==> flow/design.v <==
`timescale 1ns / 1ps
module separator #(
    parameter DATA_SIZE=8,
    parameter START_PERIOD=5,
    parameter BIT1_PERIOD=20,
    parameter BIT0_PERIOD=10,
    parameter STOP_PERIOD=15 )
    (
    input wire clk,
    input wire rst,
    input wire sg_in,
    output reg rx_done,
    output reg [DATA_SIZE-1:0]dout,
    output reg rec_sda,
    output reg rec_scl
    );
    localparam STATE_IDLE=2'b00;
    localparam STATE_DATA=2'b01;
    localparam STATE_WAIT=2'b10;
    localparam STATE_STOP=2'b11;
    localparam TOTAL_BIT1 = START_PERIOD + BIT1_PERIOD;  
    localparam TOTAL_BIT0 = START_PERIOD + BIT0_PERIOD;  
    reg [1:0]state,next_state;
    reg [5:0]count,next_count;
    reg [$clog2(DATA_SIZE):0]bit_count,next_bit_count;
    reg current_bit;
    reg [5:0]bit_total;
    reg sg_in_d;
    always@(posedge clk or posedge rst) begin
        if(rst)
            sg_in_d<=1'b1;
        else
            sg_in_d<=sg_in;
    end
    always@(posedge clk or posedge rst) begin
        if(rst)begin
            state<=STATE_IDLE;
            count<=0;
            bit_count<=0;
            dout<=0;
            rx_done<=0;
            current_bit<=0;
            bit_total<=0;
            rec_scl<=0;
            rec_sda<=1;
        end else begin
            state<=next_state;
            count<=next_count;
            bit_count<=next_bit_count;
            if(state==STATE_DATA && count==(START_PERIOD-1))begin
                current_bit<=sg_in;
                if(sg_in)begin
                    bit_total<=TOTAL_BIT1;  
                end else begin
                    bit_total<=TOTAL_BIT0;  
                end
                rec_scl<=1;  
            end else begin
                rec_scl<=0;
            end
            if(state==STATE_WAIT && count==((bit_total-START_PERIOD)-1))begin
                dout<={current_bit,dout[DATA_SIZE-1:1]};
            end
            if(state==STATE_STOP && count==(STOP_PERIOD-1))
                rx_done<=1;
            else
                rx_done<=0;       
        end   
    end
    always @* begin
        next_state=state;
        next_count=count;
        next_bit_count=bit_count;
        case (state)
            STATE_IDLE: begin
                if((sg_in_d==1) && (sg_in==0)) begin
                    next_state=STATE_DATA;
                    next_count=0;
                    next_bit_count=0;
                end else begin
                    next_state=STATE_IDLE;
                    next_count=0;
                end
            end
            STATE_DATA: begin
                if(count==(START_PERIOD-1))begin
                    next_state=STATE_WAIT;
                    next_count=0;
                end else begin
                    next_state=STATE_DATA;
                    next_count=count+1;
                end
            end
            STATE_WAIT: begin
                if(count==((bit_total-START_PERIOD)-1))begin
                    next_bit_count=bit_count+1;
                    if(bit_count==(DATA_SIZE-1))
                        next_state=STATE_STOP;
                    else
                        next_state=STATE_DATA;
                    next_count=0;
                end else begin
                    next_state=STATE_WAIT;
                    next_count=count+1;
                end
            end
            STATE_STOP: begin
                if (count==(STOP_PERIOD-1)) begin
                    next_state=STATE_IDLE;
                    next_count=0;
                end else begin
                    next_state=STATE_STOP;
                    next_count=count+1;
                end
            end
            default: begin
                next_state=STATE_IDLE;
                next_count=0;
            end
        endcase
    end
endmodule
* From RTL to reports: separator *
The steps from the RTL of separator to its reports follow in flow order.
Line numbers count from 1 in the design file above.
Operators carry their Yosys type and port widths (W data, S select, Z words).
Cell names lack the library's common part.
A cell with - has no value.

design
  top module = separator
  clock = clk
  cell library = sky130hd
  timing corner = tt_025C_1v80

* Word level *
Source: Yosys, flattened and elaborated, memories not mapped. Widths are those after wreduce. Registers that Yosys merges into a memory's read port (data or address) are not register bits. Print and check cells do not count. Equal cells are merged and count once.

cells by class
  order comparisons = 0
  bitwise logic cells = 2
  divide/modulo/power cells = 0
  multiply operators = 0
  shift-type cells = 0
  eq/ne operators = 9
  reductions and logical operators = 7
  muxes and demuxes = 16
  add/sub/neg operators = 4

operator list
  kind                   number
  $eq A6 B32 Y1          1
  $pmux W6 S4            1
  $mux W6                3
  $sub A7 B2 Y8 const B  1
  $pmux W4 S2            1
  $pmux W2 S4            1
  $mux W4                2
  $mux W2                4
  $sub A6 B3 Y7 const B  1
  $add A6 B1 Y6 const B  1
  $eq A6 B3 Y1 const B   1
  $eq A6 B4 Y1 const B   1
  $mux W5                1
  $logic_and A1 B1 Y1    4
  $eq A2 B2 Y1 const B   2
  $ne A2 B2 Y1 const B   2
  $add A4 B1 Y4 const B  1
  $eq A4 B3 Y1 const B   1
  $reduce_and A3 Y1      1
  $mux W1                3
  $not A1 Y1             2
  $eq A2 B1 Y1 const B   1
  $logic_not A2 Y1       1
  $reduce_or A2 Y1       1

word-level totals
  output and inout port bits = 11
  elaborated cells = 47
  bits in registers = 30
  clocked read ports x word width = 0
  memories = 0
  ROM bits = 0
  input bits = 3
  latch bits = 0
  memory bits (writable) = 0

* Depth *
Depth = most cells in a row (Yosys ltp): at word level without a register or memory, in the mapped netlist without a sequential cell, where the memories' decode and read muxes count.

logic depth
  word-level depth = 5
  ABC_AREA = 0
  mapped depth = 9
  gate-level depth less buffers = 7

* Mapped cells and area *
The flow's flattened synthesis, as Yosys stat reports it; memories are mapped. The netlist is that of the ABC_AREA named above (0 if unset); the other value can give another one.

mapped netlist
  flip-flops = 28
  area of sequential cells = 703.2 um2
  standard cells after synthesis = 142
  buffer cells = 7
  chip area (Yosys) = 1505.2 um2

cell types
  cell type  number  total area (um2)
  dfrtp_1    26      650.624
  ha_1       8       100.096
  mux2_2     8       90.086
  xnor2_1    7       61.309
  dfstp_2    2       52.55
  nand2_1    14      52.55
  nand3_1    7       35.034
  inv_1      9       33.782
  and3_1     4       25.024
  buf_2      5       25.024
  nor3_1     5       25.024
  o21ai_0    5       25.024
  a211oi_1   3       22.522
  nor4_4     1       21.27
  a211o_1    2       17.517
  nand3_4    1       17.517
  xor2_1     2       17.517
  nor3b_1    2       15.014

Not listed: further types 25, cells in them 31.

* Worst setup path after synthesis *
Source: OpenSTA report_checks on the synthesized netlist (no wires, ideal clock, input and output delay 20% of the period each), path of least setup slack; recovery checks are left aside. Register names are those of the netlist, which keeps one name where synthesis merged equal registers.

path post-synthesis
  kind = flip-flop to flip-flop
  from = register (name not given)
  to = register count[1]
  time at the first pin = 0.000 ns
  period = 3.14 ns
  data arrival time = 2.050 ns
  delay of the path = 2.170 ns
  buffers on the path = 1
  library setup time = 0.120 ns
  path slack = 0.970 ns
  data required time = 3.020 ns
  stages on the path = 9
  synthesis period reached = 2.17 ns

"delay of the path" is the arrival time less input delay plus setup time.
"stages on the path": output pins that drive a net of the path, with the launching flip-flop's if there is one; two outputs of one cell count as two.
"synthesis period reached" = period - worst setup slack (recovery checks aside). The figure is calculated, with input and output delays left at 20% of the set period.

on the way, post-synthesis
  cell sequence = dfrtp_1 -> inv_1 -> ha_1 -> nor2b_1 -> a21oi_1 -> nor4_4 -> and3_1 -> buf_2 -> and3b_1

RTL lines, path post-synthesis
  item              RTL line  source
  end: assignment   38        count<=0;
  end: assignment   48        count<=next_count;
  end: declaration  24        reg [5:0]count,next_count;

Chain of elaborated cells between the ends: none given.

* Worst path after layout *
From the final timing report of run 1: the path of least setup slack in the routed layout; clock arrival at registers is part of the times.

path post-layout
  kind = flip-flop to flip-flop
  from = register (name not given)
  to = register dout[7]
  path slack = 0.25 ns
  time at the first pin = 0.31 ns
  buffers on the path = 0
  data arrival time = 2.58 ns
  period = 2.61 ns
  library setup time = 0.09 ns
  stages on the path = 8
  data required time = 2.83 ns

on the way, post-layout
  cell sequence = dfrtp_1 -> inv_1 -> ha_1 -> nand4b_1 -> a221oi_1 -> and2_1 -> nand3_4 -> mux2_2

RTL lines, path post-layout
  item              RTL line  source
  end: assignment   40        dout<=0;
  end: assignment   62        dout<={current_bit,dout[DATA_SIZE-1:1]};
  end: declaration  13        output reg [DATA_SIZE-1:0]dout,

Chain of elaborated cells between the ends: none given.

## Implementation results

Measured data: module separator, platform sky130hd, 2 stored runs of the flow under differing settings, order arbitrary. Input and output delays are each 20% of the period that was set; the output load is 0.01 pF.
"achieved clock period (ns)" means the clock period less the worst setup slack. The figure is calculated, with input and output delays left at 20% of the set period.
"worst setup path time (ns)" is the time allowed to the run's worst setup path (the clock period less input and output delay, where it has them) less its slack. Clock arrival times count: a late capture clock shortens it, a late launch clock lengthens it.
"finish__power__total" rests on the timing tool's default activity at the inputs, not on a simulated workload.

settings of run 1
{
  "period_ns": 2.61,
  "CORE_UTILIZATION": 52,
  "CAP_MARGIN": 20,
  "CORE_MARGIN": 2,
  "SLEW_MARGIN": 20
}
report of run 1
yosys chip area after synthesis (um^2): 1505.2
finish__design__die__area: 3340.8
finish__design__instance__area__stdcell: 1679.1
finish__design__instance__utilization: 0.6089
finish__timing__setup__ws: 0.250
finish__timing__setup__tns: 0.000
finish__timing__hold__ws: 0.527
finish__power__total: 1.563e-03
achieved clock period (ns): 2.360
worst setup path time (ns): 2.36
worst setup path kind: flip-flop to flip-flop

settings of run 2
{
  "period_ns": 3.3,
  "CORE_UTILIZATION": 30,
  "SETUP_SLACK_MARGIN": 0.09,
  "PLACE_DENSITY_LB_ADDON": 0.04,
  "CORE_MARGIN": 4,
  "TNS_END_PERCENT": 70,
  "GPL_ROUTABILITY_DRIVEN": 0,
  "CTS_CLUSTER_SIZE": 45,
  "CTS_CLUSTER_DIAMETER": 31,
  "CAP_MARGIN": 30,
  "SLEW_MARGIN": 15,
  "MAX_ROUTING_LAYER": "met4"
}
report of run 2
yosys chip area after synthesis (um^2): 1505.2
finish__design__die__area: 6214.2
finish__design__instance__area__stdcell: 1751.7
finish__design__instance__utilization: 0.3660
finish__timing__setup__ws: 0.821
finish__timing__setup__tns: 0.000
finish__timing__hold__ws: 0.522
finish__power__total: 1.347e-03
achieved clock period (ns): 2.479
worst setup path time (ns): 2.48
worst setup path kind: flip-flop to flip-flop
